==> flow/design.v <==
`timescale 1ns / 1ps
module RAM_DUAL_RW_PORT # ( parameter DATA_WIDTH= 16, parameter ADDR_WIDTH=8, parameter MEM_SIZE=8 )
(
	input wire						Clock,
	input wire						iWriteEnable0,
	input wire						iWriteEnable1,
	input wire [ADDR_WIDTH-1:0]	iReadAddress0,
	input wire [ADDR_WIDTH-1:0]	iReadAddress1,
	input wire [ADDR_WIDTH-1:0]	iWriteAddress0,
	input wire [ADDR_WIDTH-1:0]	iWriteAddress1,
	input wire [DATA_WIDTH-1:0]	iDataIn0,
	input wire [DATA_WIDTH-1:0]	iDataIn1,
	output reg [DATA_WIDTH-1:0] 	oDataOut0,
	output reg [DATA_WIDTH-1:0] 	oDataOut1
);
reg [DATA_WIDTH-1:0] Ram [MEM_SIZE-1:0];		
always @(posedge Clock) 
begin 
	if(! iWriteEnable1)
		begin
			oDataOut0 <=  ((iWriteAddress0 == iReadAddress0) && iWriteEnable0) ? iDataIn0 : Ram[iReadAddress0]; 
			oDataOut1 <=  ((iWriteAddress0 == iReadAddress1) && iWriteEnable0) ? iDataIn0 : Ram[iReadAddress1]; 
		end
	else 
		begin
			if (iWriteEnable0) 
				begin
					oDataOut0 <=  (iWriteAddress0 == iReadAddress0) ? iDataIn0 : ((iWriteAddress1 == iReadAddress0) ? iDataIn1: Ram[iReadAddress0]); 
					oDataOut1 <=  (iWriteAddress0 == iReadAddress1) ? iDataIn0 : ((iWriteAddress1 == iReadAddress1) ? iDataIn1: Ram[iReadAddress1]); 
				end
			else 
				begin
					oDataOut0 <=  (iWriteAddress1 == iReadAddress0) ? iDataIn1 : Ram[iReadAddress0]; 
					oDataOut1 <=  (iWriteAddress1 == iReadAddress1)  ? iDataIn1 : Ram[iReadAddress1]; 
				end
		end
	if (iWriteEnable0) 
		Ram[iWriteAddress0] <=  iDataIn0;
	if (iWriteEnable1) 
		Ram[iWriteAddress1] <=  iDataIn1; 
end 
endmodule
# Step by step through the tools: RAM_DUAL_RW_PORT

Tool output for the design above, in the order of the flow.
Line numbers count from 1 in the design file above.
Operators: Yosys type, input widths -> output width; for muxes data width and select width s.
The mark -- stands for no value.

Top module: RAM_DUAL_RW_PORT
Clock port: Clock
Cell library: sky130hd
Timing corner: tt_025C_1v80

# Word-level counts

Counts by Yosys on the flattened word-level netlist (proc, flatten, opt, wreduce; memories kept). Register bits leave out memories and registers merged into their read ports (data or address); mux counts leave out enables and synchronous resets folded into registers. Print and check cells are left out. Cells with the same type and inputs are merged into one.
Yosys's memory passes give these memory sizes; they may raise the number of words (mostly to a power of two), join words into wider ones and drop unused or constant bits.

Register bits after elaboration: 32
Bits in writable memories: 128
Memory cells: 1
Input bits: 67
Output and inout bits: 32
Cells after elaboration: 25

Eq/ne operators: 4
Multiplexer cells: 16
Reductions and logical operators: 2

Memory list:

| memory | depth | bits a word | read ports | write ports | RTL line | source |
| Ram    | 8     | 16          | 2          | 2           | 16       | `reg [DATA_WIDTH-1:0] Ram [MEM_SIZE-1:0];` |

Operators by type and width:

| cell              | number |
| $mux 16           | 12 |
| $eq 8x8->1        | 4 |
| $mux 3            | 2 |
| $logic_and 1x1->1 | 2 |
| $mux 1            | 2 |

# Logic depth

Longest topological path by Yosys (ltp), each cell counted once; first at word level (registers and memories cut), then after technology mapping (sequential cells cut; the memories' decode and read muxes count).

Depth after elaboration: 5
ABC_AREA: 0
Mapped depth: 8
Gate-level depth less buffers: 4

# Mapped cells and area

Source: synth_stat.txt of the flow (Yosys; design flattened, memories mapped). It holds for the ABC_AREA given above (unset counts as 0); a run with the other value may have another netlist.
The area totals of this step are shown rounded.

Cell types:

| cell                      | number | total area (µm²) |
| sky130_fd_sc_hd__edfxtp_1 | 128    | 3.84E+03 |
| sky130_fd_sc_hd__mux2_2   | 160    | 1.8E+03 |
| sky130_fd_sc_hd__mux4_1   | 32     | 840.806 |
| sky130_fd_sc_hd__mux4_2   | 32     | 720.691 |
| sky130_fd_sc_hd__dfxtp_1  | 32     | 640.614 |
| sky130_fd_sc_hd__o31ai_1  | 32     | 240.23 |
| sky130_fd_sc_hd__nand4_1  | 35     | 218.96 |
| sky130_fd_sc_hd__a31oi_1  | 32     | 200.192 |
| sky130_fd_sc_hd__nor4_1   | 32     | 200.192 |
| sky130_fd_sc_hd__xnor2_1  | 18     | 157.651 |
| sky130_fd_sc_hd__buf_2    | 31     | 155.149 |
| sky130_fd_sc_hd__buf_1    | 35     | 131.376 |
| sky130_fd_sc_hd__xor2_1   | 14     | 122.618 |
| sky130_fd_sc_hd__buf_6    | 10     | 112.608 |
| sky130_fd_sc_hd__clkbuf_1 | 16     | 60.058 |
| sky130_fd_sc_hd__nor4_4   | 2      | 42.541 |
| sky130_fd_sc_hd__nor3_2   | 4      | 40.038 |
| sky130_fd_sc_hd__and3_1   | 4      | 25.024 |

Other cell types: 15; their cells: 39.

Cells in the netlist: 688
Chip area (Yosys): 0.009791 mm²
Sequential area: 0.004484 mm²
Flip-flop cells: 160
Buffer cells: 97

# Worst setup path after synthesis

Path of least setup slack by OpenSTA after synthesis, without wires, with an ideal clock, recovery checks aside; 20% of the period is set as input and as output delay. Where synthesis merged equal registers, the netlist keeps one of their names.

Kind: input port to flip-flop
Start point: input iWriteAddress0[1]
End point: memory Ram[5][0]
Clock period: 3.69 ns
External input delay: 0.738 ns
Library setup time: 0.411 ns
Launch time at the first pin: 0.738 ns
Arrival time: 2.217 ns
Required time: 3.279 ns
Path slack: 1.062 ns
Path delay: 1.890 ns
Driving pins on the path: 3
Buffers on the path: 1
Synthesis period reached: 2.628 ns

"path delay" is the arrival time less input delay plus setup time.
"driving pins on the path": output pins that drive a net of the path, with the launching flip-flop's if there is one; two outputs of one cell count as two.
"synthesis period reached" is the clock period less the worst setup slack; recovery checks do not enter. This is arithmetic on one report: input and output delays are still those of the set period (20% each).
Between the ends stands the longest chain of elaborated cells between them, by number of cells; it is not shown to be the way that was timed. Of several equally long chains one is given.
A line is the first line of the expression or statement that the cell stems from. Yosys adds cells for indexed reads and writes and turns some case tables into memories.

Path through: sky130_fd_sc_hd__buf_2 > sky130_fd_sc_hd__nand2b_1 > sky130_fd_sc_hd__o21ai_0
Cells in the longest elaborated chain: 1
Elaborated cells between the ends (all ways): 1
Source lines of those cells: 1
Classes of those cells: mux (1)

RTL lines, path post-synthesis:

| item               | RTL line | source |
| start: declaration | 9        | `input wire [ADDR_WIDTH-1:0] iWriteAddress0,` |
| $mux 3             | 37       | `if (iWriteEnable0)` |
| end: declaration   | 16       | `reg [DATA_WIDTH-1:0] Ram [MEM_SIZE-1:0];` |

# Timing after layout

Path of least setup slack in the final report of entry A (OpenROAD, finished layout, wires in). Where an end is a register, its clock arrival counts in the times.

Kind: input port to flip-flop
Start point: input iWriteAddress1[2]
End point: memory Ram[0][2]
Clock period: 1.45 ns
External input delay: 0.29 ns
Library setup time: 0.34 ns
Launch time at the first pin: 0.29 ns
Arrival time: 1.76 ns
Required time: 1.54 ns
Path slack: -0.21 ns
Driving pins on the path: 5
Buffers on the path: 2

Between the ends stands the longest chain of elaborated cells between them, by number of cells; it is not shown to be the way that was timed. Of several equally long chains one is given.

Path through: sky130_fd_sc_hd__buf_12 > sky130_fd_sc_hd__nand2b_4 > sky130_fd_sc_hd__nor3_4 > sky130_fd_sc_hd__buf_8 > sky130_fd_sc_hd__or2_4
Cells in the longest elaborated chain: 1
Elaborated cells between the ends (all ways): 1
Source lines of those cells: 1
Classes of those cells: mux (1)

RTL lines, path after layout:

| item               | RTL line | source |
| start: declaration | 10       | `input wire [ADDR_WIDTH-1:0] iWriteAddress1,` |
| $mux 3             | 39       | `if (iWriteEnable1)` |
| end: declaration   | 16       | `reg [DATA_WIDTH-1:0] Ram [MEM_SIZE-1:0];` |

Lab notebook: RAM_DUAL_RW_PORT

RAM_DUAL_RW_PORT through Yosys and OpenROAD on sky130hd: 2 stored runs, unordered, with their settings and measured results. The constraints put input and output delay at 20% of the set period each and load the outputs with 0.01 pF.
"achieved clock period": clock period set for the run, less the worst setup slack. It is reckoned from that one timing run; input and output delays stay at 20% of the period that was set.
"total design power" rests on the timing tool's default activity at the inputs, not on a simulated workload.
Results are given in rounded form.

## Entry A

==> flow/run.sh <==
#!/bin/bash
# the make line also repeats the synthesis and layout settings of config.mk as NAME=value (left out here)
make -C /OpenROAD-flow-scripts/flow DESIGN_CONFIG=/design/flow/config.mk WORK_HOME=/design/flow/orfs CLKGATE_MAP_FILE= finish
==> flow/config.mk <==
export PLATFORM = sky130hd
export DESIGN_NAME = RAM_DUAL_RW_PORT
export DESIGN_NICKNAME = RAM_DUAL_RW_PORT
export VERILOG_FILES = /design/flow/design.v
export SDC_FILE = /design/flow/constraint.sdc
export NUM_CORES = 4
export LEC_CHECK = 0
export ABC_AREA = 0
export CAP_MARGIN = 25
export CELL_PAD_IN_SITES_GLOBAL_PLACEMENT = 3
export CORE_ASPECT_RATIO = 1.36
export CORE_MARGIN = 2
export CORE_UTILIZATION = 31
export CTS_CLUSTER_SIZE = 54
export GPL_TIMING_DRIVEN = 0
export PLACE_DENSITY_LB_ADDON = 0.29
export SETUP_SLACK_MARGIN = -0.1
export SLEW_MARGIN = 25
export TNS_END_PERCENT = 25
==> flow/constraint.sdc <==
create_clock -name core_clock -period 1.45 [get_ports {Clock}]
set_input_delay 0.2900 -clock core_clock [delete_from_list [all_inputs] [get_ports {Clock}]]
set_output_delay 0.2900 -clock core_clock [all_outputs]
set_load 0.01 [all_outputs]

| result of entry A | value |
|---|---|
| utilization of the finished layout | 41.0 % |
| lowest setup slack | -0.214 ns |
| standard-cell area after routing | 0.01268 mm² |
| achieved clock period | 1.664 ns |
| cell area after synthesis | 0.009791 mm² |
| total die area | 0.03304 mm² |
| post-route worst hold slack | 0.327 ns |
| total design power | 12.92 mW |

## Entry B

==> flow/run.sh <==
#!/bin/bash
# the make line also repeats the synthesis and layout settings of config.mk as NAME=value (left out here)
make -C /OpenROAD-flow-scripts/flow DESIGN_CONFIG=/design/flow/config.mk WORK_HOME=/design/flow/orfs CLKGATE_MAP_FILE= finish
==> flow/config.mk <==
export PLATFORM = sky130hd
export DESIGN_NAME = RAM_DUAL_RW_PORT
export DESIGN_NICKNAME = RAM_DUAL_RW_PORT
export VERILOG_FILES = /design/flow/design.v
export SDC_FILE = /design/flow/constraint.sdc
export NUM_CORES = 4
export LEC_CHECK = 0
export ABC_AREA = 0
export CAP_MARGIN = 35
export CORE_MARGIN = 2
export CORE_UTILIZATION = 23
export PLACE_DENSITY_LB_ADDON = 0.22
export SETUP_SLACK_MARGIN = 0.25
export SLEW_MARGIN = 30
export TNS_END_PERCENT = 15
==> flow/constraint.sdc <==
create_clock -name core_clock -period 3.14 [get_ports {Clock}]
set_input_delay 0.6280 -clock core_clock [delete_from_list [all_inputs] [get_ports {Clock}]]
set_output_delay 0.6280 -clock core_clock [all_outputs]
set_load 0.01 [all_outputs]

| result of entry B | value |
|---|---|
| total design power | 5.633 mW |
| standard-cell area after routing | 0.01207 mm² |
| utilization of the finished layout | 28.8 % |
| post-route worst hold slack | 0.964 ns |
| cell area after synthesis | 0.009791 mm² |
| total die area | 0.04423 mm² |
| achieved clock period | 2.282 ns |
| lowest setup slack | 0.858 ns |
